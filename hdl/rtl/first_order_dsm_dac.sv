==> flow/design.v <==
`timescale 1ns / 1ps
module first_order_dsm_dac(
  input 								clk      ,
	input									rst			 ,
  input 				[15:0] 	dsm_in   ,
	input  								clk_en   ,
  output logic 					dsm_out   
);
	localparam WIDTH = 16;
	localparam EXT = 2;  
  logic [WIDTH+EXT-1:0] dsm_acc;
  logic [WIDTH+EXT-1:0] dsm_in_extended;
	assign dsm_in_extended = {dsm_in[WIDTH-1], dsm_in[WIDTH-1], dsm_in};
  always_ff @(posedge clk) begin
		if (~rst) begin
			dsm_acc <= 18'd0;
			dsm_out <= 1'b0;
		end
		else begin
			if (clk_en == 1'b1) begin
				if(dsm_out == 1'b1) begin
						dsm_acc = dsm_acc + dsm_in_extended  
											- (2**15);  
				end
				else begin
						dsm_acc = dsm_acc + dsm_in_extended  
											+ (2**15);  
				end
				dsm_out = ~dsm_acc[WIDTH+EXT-1];
			end 
		end
	end
endmodule
# Reports on first_order_dsm_dac
# Tool output for the design above, in the order of the flow.
# Line numbers count from 1 in the design file above.
# Operators: Yosys type, input widths -> output width; for muxes data width and select width s.
# Library cell names are shortened.
# Not given: --
[inputs] design="first_order_dsm_dac" clock_port="clk" library="sky130hd" lib_corner="tt_025C_1v80"

# Word level
# Yosys after proc, flatten, opt, wreduce and memory -nomap, before mapping. Memory bits, and registers merged into a memory's read port (data or address), are not among the register bits. Print and check cells are not counted. Equal cells are merged and count once.
[word_totals] in_bits=19 out_inout_bits=1 wordCells=9 regBits=19
[classes] add_sub_neg=3 muxes=3 bitwise=1
[op_table] operator="$mux 18" count=3
[op_table] operator="$add 18x16->18 const B" count=1
[op_table] operator="$sub 18x16->18 const B" count=1
[op_table] operator="$add 18x18->18" count=1
[op_table] operator="$not 1->1" count=1

# Longest topological paths
# Yosys ltp: most cells in a row. Word level: on the elaborated netlist, between registers, memories and ports. Mapped: between sequential cells and ports; inverters and the memories' decode and read muxes count.
[logic_depth] word_depth=6 ABC_AREA=0 mapped_depth=14 ltp_nobuf=14

# Mapped cells and area
# The flow's flattened synthesis, as Yosys stat reports it; memories are mapped. The netlist is that of the ABC_AREA named above (0 if unset); the other value can give another one.
# The area totals of this step are shown rounded.
[types] cell="dfxtp_1" count=19
[types] cell="ha_1" count=17
[types] cell="a21oi_1" count=14
[types] cell="xnor2_1" count=7
[types] cell="mux2i_1" count=6
[types] cell="nand3b_1" count=8
[types] cell="o211ai_1" count=7
[types] cell="xor2_1" count=6
[types] cell="nor2_1" count=12
[types] cell="o21ai_0" count=9
[types] cell="fa_1" count=2
[types] cell="nand2_1" count=9
[types] cell="a211oi_1" count=4
[types] cell="a21o_1" count=4
[types] cell="o21a_1" count=4
[types] cell="clkbuf_1" count=7
[types] cell="a31oi_4" count=1
[types] cell="o211a_1" count=2
# Not listed: further types 25, cells in them 37.
[synth_totals] cell_count=175 mapped_area_um2=1500 buffers=7 ffs=19

# Worst setup path after synthesis
# Source: OpenSTA report_checks on the synthesized netlist (no wires, ideal clock, input and output delay 20% of the period each), path of least setup slack; recovery checks are left aside. Register names are those of the netlist, which keeps one name where synthesis merged equal registers.
[synth_path] kind="in2reg" start="in dsm_in[0]" end="reg dsm_acc[17]" input_delay_ns=1.056 stages=14 path_delay_ns=3.192 launch_ns=1.056 n_path_buf=0 slack_ns=1.032 clock_period_ns=5.28 required_ns=5.147 setup_time_ns=0.133 arrival_time_ns=4.115 synth_period_reached_ns=4.248
# "path_delay_ns" is the arrival time less input delay plus setup time.
# "stages": output pins that drive a net of the path, with the launching flip-flop's if there is one; two outputs of one cell count as two.
# "synth_period_reached_ns" is the clock period less the worst setup slack; recovery checks do not enter. This is arithmetic on one report: input and output delays are still those of the set period (20% each).
# Between the ends stands the longest chain of elaborated cells between them, by number of cells; it is not shown to be the way that was timed. Of several equally long chains one is given.
# Each line given opens the expression or statement behind the cell; cells for indexed reads and writes are added by Yosys, which also makes memories of some case tables.
# At most two assigning lines are given for a register; there are more.
[synth_between] cell_sequence="ha_1 > fa_1 > a211oi_1 > o211ai_1 > a31o_2 > a221oi_1 > xor2_1 > fa_1 > xnor2_1 > xnor2_1 > or3_1 > a31o_1 > o2111ai_1 > o22ai_1" elab_chain_cells=5 cells_between=6 classes_between="3 x add/sub; 3 x mux"
[synth_lines] element="start, declared" line=5 rtl="input [15:0] dsm_in ,"
[synth_lines] element="$add 18x18->18" line=26 rtl="dsm_acc = dsm_acc + dsm_in_extended"
[synth_lines] element="$add 18x16->18" line=26
[synth_lines] element="$mux 18" line=21 rtl="if(dsm_out == 1'b1) begin"
[synth_lines] element="$mux 18" line=20 rtl="if (clk_en == 1'b1) begin"
[synth_lines] element="$mux 18" line=15 rtl="if (~rst) begin"
[synth_lines] element="end, assigned" line=22 rtl="dsm_acc = dsm_acc + dsm_in_extended"
[synth_lines] element="end, assigned" line=26
[synth_lines] element="end, declared" line=11 rtl="logic [WIDTH+EXT-1:0] dsm_acc;"

# Worst path after layout
# From the final timing report of job 2: the path of least setup slack in the routed layout; clock arrival at registers is part of the times.
[layout_path] kind="in2reg" start="in dsm_in[2]" end="reg dsm_acc[17]" n_path_buf=1 required_ns=2.61 stages=15 setup_time_ns=0.13 clock_period_ns=2.45 input_delay_ns=0.49 slack_ns=-1.19 arrival_time_ns=3.80 launch_ns=0.49
# Between the ends stands the longest chain of elaborated cells between them, by number of cells; it is not shown to be the way that was timed. Of several equally long chains one is given.
# At most two assigning lines are given for a register; there are more.
[layout_between] cell_sequence="dlygate4sd2_1 > ha_4 > o21ai_2 > o21bai_2 > a2111o_1 > a31oi_4 > o21ai_2 > xnor2_2 > fa_2 > xnor2_2 > xnor2_2 > or3_1 > a31o_1 > o2111ai_2 > o22ai_1" elab_chain_cells=5 cells_between=6 classes_between="3 x add/sub; 3 x mux"
[layout_lines] element="start, declared" line=5 rtl="input [15:0] dsm_in ,"
[layout_lines] element="$add 18x18->18" line=26 rtl="dsm_acc = dsm_acc + dsm_in_extended"
[layout_lines] element="$add 18x16->18" line=26
[layout_lines] element="$mux 18" line=21 rtl="if(dsm_out == 1'b1) begin"
[layout_lines] element="$mux 18" line=20 rtl="if (clk_en == 1'b1) begin"
[layout_lines] element="$mux 18" line=15 rtl="if (~rst) begin"
[layout_lines] element="end, assigned" line=22 rtl="dsm_acc = dsm_acc + dsm_in_extended"
[layout_lines] element="end, assigned" line=26
[layout_lines] element="end, declared" line=11 rtl="logic [WIDTH+EXT-1:0] dsm_acc;"

Module first_order_dsm_dac, platform sky130hd: 2 stored runs of the flow (Yosys, OpenROAD) with differing settings, in no particular order. Input and output delays are each 20% of the period that was set; the output load is 0.01 pF.
"clock_period_reached_ns" is the run's clock period less its worst setup slack. It is reckoned from that one timing run; input and output delays stay at 20% of the period that was set.
"worst_path_ns" = time allowed to the worst setup path (clock period - input delay - output delay, where it has them) - its slack; a late launch clock adds to it, a late capture clock takes from it.
"total_power_mw": no workload was simulated; the value follows from the tool's default switching activity.
The results are shown rounded.

[flow] job 1: files
==> flow/run.sh <==
#!/bin/bash
# the make line also repeats the synthesis and layout settings of config.mk as NAME=value (left out here)
make -C /OpenROAD-flow-scripts/flow DESIGN_CONFIG=/design/flow/config.mk WORK_HOME=/design/flow/orfs CLKGATE_MAP_FILE= finish
==> flow/config.mk <==
export PLATFORM = sky130hd
export DESIGN_NAME = first_order_dsm_dac
export DESIGN_NICKNAME = first_order_dsm_dac
export VERILOG_FILES = /design/flow/design.v
export SDC_FILE = /design/flow/constraint.sdc
export NUM_CORES = 4
export LEC_CHECK = 0
export ABC_AREA = 0
export CAP_MARGIN = 20
export CELL_PAD_IN_SITES_GLOBAL_PLACEMENT = 2
export CORE_ASPECT_RATIO = 1.49
export CORE_MARGIN = 2
export CORE_UTILIZATION = 65
export CTS_CLUSTER_DIAMETER = 33
export MAX_ROUTING_LAYER = met5
export PLACE_DENSITY_LB_ADDON = 0.12
export SETUP_SLACK_MARGIN = -0.26
export SLEW_MARGIN = 25
export TNS_END_PERCENT = 30
==> flow/constraint.sdc <==
create_clock -name core_clock -period 2.85 [get_ports {clk}]
set_input_delay 0.5700 -clock core_clock [delete_from_list [all_inputs] [get_ports {clk}]]
set_output_delay 0.5700 -clock core_clock [all_outputs]
set_load 0.01 [all_outputs]

[flow] job 1: no results, placement failed with FLW-0024

[flow] job 2: files
==> flow/run.sh <==
#!/bin/bash
# the make line also repeats the synthesis and layout settings of config.mk as NAME=value (left out here)
make -C /OpenROAD-flow-scripts/flow DESIGN_CONFIG=/design/flow/config.mk WORK_HOME=/design/flow/orfs CLKGATE_MAP_FILE= finish
==> flow/config.mk <==
export PLATFORM = sky130hd
export DESIGN_NAME = first_order_dsm_dac
export DESIGN_NICKNAME = first_order_dsm_dac
export VERILOG_FILES = /design/flow/design.v
export SDC_FILE = /design/flow/constraint.sdc
export NUM_CORES = 4
export LEC_CHECK = 0
export CAP_MARGIN = 20
export CORE_MARGIN = 7
export CORE_UTILIZATION = 59
export CTS_CLUSTER_DIAMETER = 376
export GPL_ROUTABILITY_DRIVEN = 1
export GPL_TIMING_DRIVEN = 0
export MAX_ROUTING_LAYER = met4
export PLACE_DENSITY = 0.89
export SETUP_SLACK_MARGIN = 0.68
export SLEW_MARGIN = 20
==> flow/constraint.sdc <==
create_clock -name core_clock -period 2.45 [get_ports {clk}]
set_input_delay 0.4900 -clock core_clock [delete_from_list [all_inputs] [get_ports {clk}]]
set_output_delay 0.4900 -clock core_clock [all_outputs]
set_load 0.01 [all_outputs]

[flow] job 2: metrics
[metrics] tns_ns = -2.7
[metrics] setup_ws_ns = -1.2
[metrics] total_power_mw = 1.6
[metrics] finalCellArea_um2 = 2100
[metrics] clock_period_reached_ns = 3.642
[metrics] fin_hold_ws_ns = 0.50
[metrics] design.die.area_um2 = 4200
[metrics] finalUtil_frac = 0.86
[metrics] synthArea_um2 = 1500
[metrics] worst_path_ns = 3.15
[metrics] timing.worst_path_kind = in2reg
