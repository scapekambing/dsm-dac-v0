==> flow/design.v <==
module sin_gen (
    input               clk,
    input               rst,
    input               clk_en,
    output logic [15:0] out
);
    localparam POINTS = 50;
    logic [15:0] sine [0:POINTS-1];
    integer i;  
    initial begin
       sine[0]   =     1029;
       sine[1]   =     3070;
       sine[2]   =     5063;
       sine[3]   =     6976;
       sine[4]   =     8779;
       sine[5]   =    10444;
       sine[6]   =    11943;
       sine[7]   =    13255;
       sine[8]   =    14357;
       sine[9]   =    15233;
       sine[10]   =    15869;
       sine[11]   =    16255;
       sine[12]   =    16384;
       sine[13]   =    16255;
       sine[14]   =    15869;
       sine[15]   =    15233;
       sine[16]   =    14357;
       sine[17]   =    13255;
       sine[18]   =    11943;
       sine[19]   =    10444;
       sine[20]   =     8779;
       sine[21]   =     6976;
       sine[22]   =     5063;
       sine[23]   =     3070;
       sine[24]   =     1029;
       sine[25]   =    -1029;
       sine[26]   =    -3070;
       sine[27]   =    -5063;
       sine[28]   =    -6976;
       sine[29]   =    -8779;
       sine[30]   =   -10444;
       sine[31]   =   -11943;
       sine[32]   =   -13255;
       sine[33]   =   -14357;
       sine[34]   =   -15233;
       sine[35]   =   -15869;
       sine[36]   =   -16255;
       sine[37]   =   -16384;
       sine[38]   =   -16255;
       sine[39]   =   -15869;
       sine[40]   =   -15233;
       sine[41]   =   -14357;
       sine[42]   =   -13255;
       sine[43]   =   -11943;
       sine[44]   =   -10444;
       sine[45]   =    -8779;
       sine[46]   =    -6976;
       sine[47]   =    -5063;
       sine[48]   =    -3070;
       sine[49]   =    -1029;
    end
    always @(posedge(clk)) begin
        if (~rst) begin
            i = 0;
            out <= sine[0];
        end
        else if (clk_en) begin
            out <= sine[i];
            if (i == POINTS-1) begin
                i = 0;
            end 
            else begin
                i = i + 1;
            end
        end
    end
endmodule
# Step by step through the tools: sin_gen

Tool output for the design above, in the order of the flow.
Lines are those of the file above, counted from 1.
The mark n/a stands for no value.

Top module: sin_gen
Clock port: clk
Cell library: sky130hd
Library corner: tt_025C_1v80

# After elaboration

Counts by Yosys on the flattened word-level netlist (proc, flatten, opt, wreduce; memories kept). Print and check cells are left out. Cells with the same type and inputs are merged into one.
Yosys's memory passes give these memory sizes; they may raise the number of words (mostly to a power of two), join words into wider ones and drop unused or constant bits.

Input port bits: 3
Word width x clocked read ports: 16
Register bits after elaboration: 48
ROM bits: 800
Output and inout bits: 16
Word-level cells: 11
Memory cells: 1

Memory list:

| name | words | width | read ports | wr ports | RTL line | text |
| sine | 50    | 16    | 2          | 0        | 8        | `logic [15:0] sine [0:POINTS-1];` |

Add/sub/neg operators: 1
Eq/ne operators: 2
Multiplexer cells: 5

Operators by type and width:

| operator                                               | number |
| adder 32 x 2 -> 32 bit (second input constant)         | 1 |
| == test 32 x 7 -> 1 bit (second input constant)        | 1 |
| two-way mux 32 bit                                     | 1 |
| two-way mux 16 bit                                     | 2 |
| two-way mux 6 bit                                      | 2 |
| inequality test 2 x 1 -> 1 bit (second input constant) | 1 |

# Logic depth

Yosys ltp: most cells in a row. Word level: on the elaborated netlist, between registers, memories and ports. Mapped: between sequential cells and ports; inverters and the memories' decode and read muxes count.

Word-level depth: 4
ABC_AREA: 0
Gate-level depth with buffers: 15
Mapped depth without buffers: 13

# Synthesis result

The flow's flattened synthesis, as Yosys stat reports it; memories are mapped. The netlist is that of the ABC_AREA named above (0 if unset); the other value can give another one.
Totals and module areas in this step are rounded.

Mapped cells: 444
Buffers: 30
Synthesis area: 3,846 µm²
Sequential area: 1,441 µm²
Flip-flop cells: 64

Cell types:

| cell type                 | number | total area (µm²) |
| sky130_fd_sc_hd__dfxtp_1  | 48     | 960.922 |
| sky130_fd_sc_hd__edfxtp_1 | 16     | 480.461 |
| sky130_fd_sc_hd__nor2_1   | 45     | 168.912 |
| sky130_fd_sc_hd__xnor2_1  | 17     | 148.893 |
| sky130_fd_sc_hd__xor2_1   | 16     | 140.134 |
| sky130_fd_sc_hd__ha_1     | 10     | 125.12 |
| sky130_fd_sc_hd__o21ai_0  | 24     | 120.115 |
| sky130_fd_sc_hd__nand2_1  | 29     | 108.854 |
| sky130_fd_sc_hd__a21oi_1  | 20     | 100.096 |
| sky130_fd_sc_hd__nand3_1  | 20     | 100.096 |
| sky130_fd_sc_hd__and2_1   | 13     | 81.328 |
| sky130_fd_sc_hd__a211oi_1 | 10     | 75.072 |
| sky130_fd_sc_hd__o211ai_1 | 10     | 75.072 |
| sky130_fd_sc_hd__clkbuf_1 | 18     | 67.565 |
| sky130_fd_sc_hd__a31oi_1  | 10     | 62.56 |
| sky130_fd_sc_hd__mux2i_1  | 6      | 60.058 |
| sky130_fd_sc_hd__nand4_1  | 9      | 56.304 |
| sky130_fd_sc_hd__a211o_1  | 6      | 52.55 |

Not listed: further types 52, cells in them 117.

# Path before layout

Path of least setup slack by OpenSTA after synthesis, without wires, with an ideal clock, recovery checks aside; 20% of the period is set as input and as output delay. Where synthesis merged equal registers, the netlist keeps one of their names.

Path type: input-to-reg
From: input clk_en
To: register (no name shown)
Path slack: 172 ps
Setup time: 128 ps
Stages: 13
Path buffers: 3
Path delay: 2,716 ps
Time at the first pin: 722 ps
External input delay: 722 ps
Data arrival time: 3,310 ps
Required time: 3,482 ps
Period: 3,610 ps
Period reached after synthesis: 3,438 ps

"path delay" = arrival - input delay + setup time.
"stages": output pins that drive a net of the path, with the launching flip-flop's if there is one; two outputs of one cell count as two.
"period reached after synthesis" is the clock period less the worst setup slack; recovery checks do not enter. This is arithmetic on one report: input and output delays are still those of the set period (20% each).

Cell sequence: sky130_fd_sc_hd__buf_2 > sky130_fd_sc_hd__nor4bb_1 > sky130_fd_sc_hd__and4_1 > sky130_fd_sc_hd__a21oi_1 > sky130_fd_sc_hd__clkbuf_1 > sky130_fd_sc_hd__nand2_1 > sky130_fd_sc_hd__ha_1 > sky130_fd_sc_hd__clkbuf_1 > sky130_fd_sc_hd__o21ai_0 > sky130_fd_sc_hd__o211ai_1 > sky130_fd_sc_hd__a31o_2 > sky130_fd_sc_hd__a221oi_1 > sky130_fd_sc_hd__a31oi_1

RTL lines, path post-synthesis:

| what            | RTL line | text |
| start, declared | 4        | `input               clk_en,` |

No chain of elaborated cells between the ends is given.

# Path in the finished layout

From the final timing report of flow run A: the path of least setup slack in the routed layout; clock arrival at registers is part of the times.
The report prints the path's times to 10 ps; the period is as set.

Path type: input-to-reg
From: input clk_en
To: register (no name shown)
Stages: 12
External input delay: 580 ps
Setup time: 110 ps
Required time: 3,150 ps
Data arrival time: 3,030 ps
Period: 2,900 ps
Time at the first pin: 580 ps
Path slack: 120 ps
Path buffers: 2

Cell sequence: sky130_fd_sc_hd__clkdlybuf4s50_1 > sky130_fd_sc_hd__nor4bb_4 > sky130_fd_sc_hd__and4_4 > sky130_fd_sc_hd__a21oi_4 > sky130_fd_sc_hd__nand2_2 > sky130_fd_sc_hd__ha_1 > sky130_fd_sc_hd__o21ai_2 > sky130_fd_sc_hd__o21ai_0 > sky130_fd_sc_hd__a22o_1 > sky130_fd_sc_hd__a211oi_1 > sky130_fd_sc_hd__buf_4 > sky130_fd_sc_hd__a211oi_1

RTL lines, path post-layout:

| what            | RTL line | text |
| start, declared | 4        | `input               clk_en,` |

No chain of elaborated cells between the ends is given.

## Implementation results

Measured results for sin_gen: 2 stored runs of the Yosys and OpenROAD flow on sky130hd. The settings differ; the order carries no meaning. The constraints put input and output delay at 20% of the set period each and load the outputs with 0.01 pF.
"achieved clock period" is the run's clock period less its worst setup slack. It is reckoned from that one timing run; input and output delays stay at 20% of the period that was set.
"critical setup path time" = time allowed to the worst setup path (clock period - input delay - output delay, where it has them) - its slack; a late launch clock adds to it, a late capture clock takes from it.
"power consumption": no workload was simulated; the value follows from the tool's default switching activity.
"critical setup path time" is known to 10 ps.
Results are given in rounded form.
Among the settings, -- means not set for that run.

| item                                      | flow run A   | flow run B |
| period_ns                                 | 2.9          | 2.57       |
| CAP_MARGIN                                | 20           | 10         |
| CORE_MARGIN                               | 2            | 6          |
| CORE_UTILIZATION                          | 40           | 16         |
| SLEW_MARGIN                               | 20           | 20         |
| PLACE_DENSITY                             | --           | 0.45       |
| CELL_PAD_IN_SITES_GLOBAL_PLACEMENT        | --           | 2          |
| GPL_ROUTABILITY_DRIVEN                    | --           | 1          |
| CTS_CLUSTER_SIZE                          | --           | 81         |
| CTS_CLUSTER_DIAMETER                      | --           | 100        |
| worst hold slack in the final report (ps) | 493          | 487        |
| setup slack of the worst path (ps)        | 118          | -8         |
| utilization in the final report (%)       | 54.2         | 25.4       |
| post-synthesis cell area (µm²)            | 3,846        | 3,846      |
| achieved clock period (ps)                | 2,782        | 2,578      |
| total negative slack on setup checks (ps) | 0            | -8         |
| std-cell area (final layout) (µm²)        | 5,034        | 5,981      |
| critical setup path time (ps)             | 2,200        | 2,580      |
| kind of the worst setup path              | input-to-reg | reg-to-reg |
| power consumption (uW)                    | 2,303        | 2,999      |
| overall die area (µm²)                    | 10,420       | 27,900     |
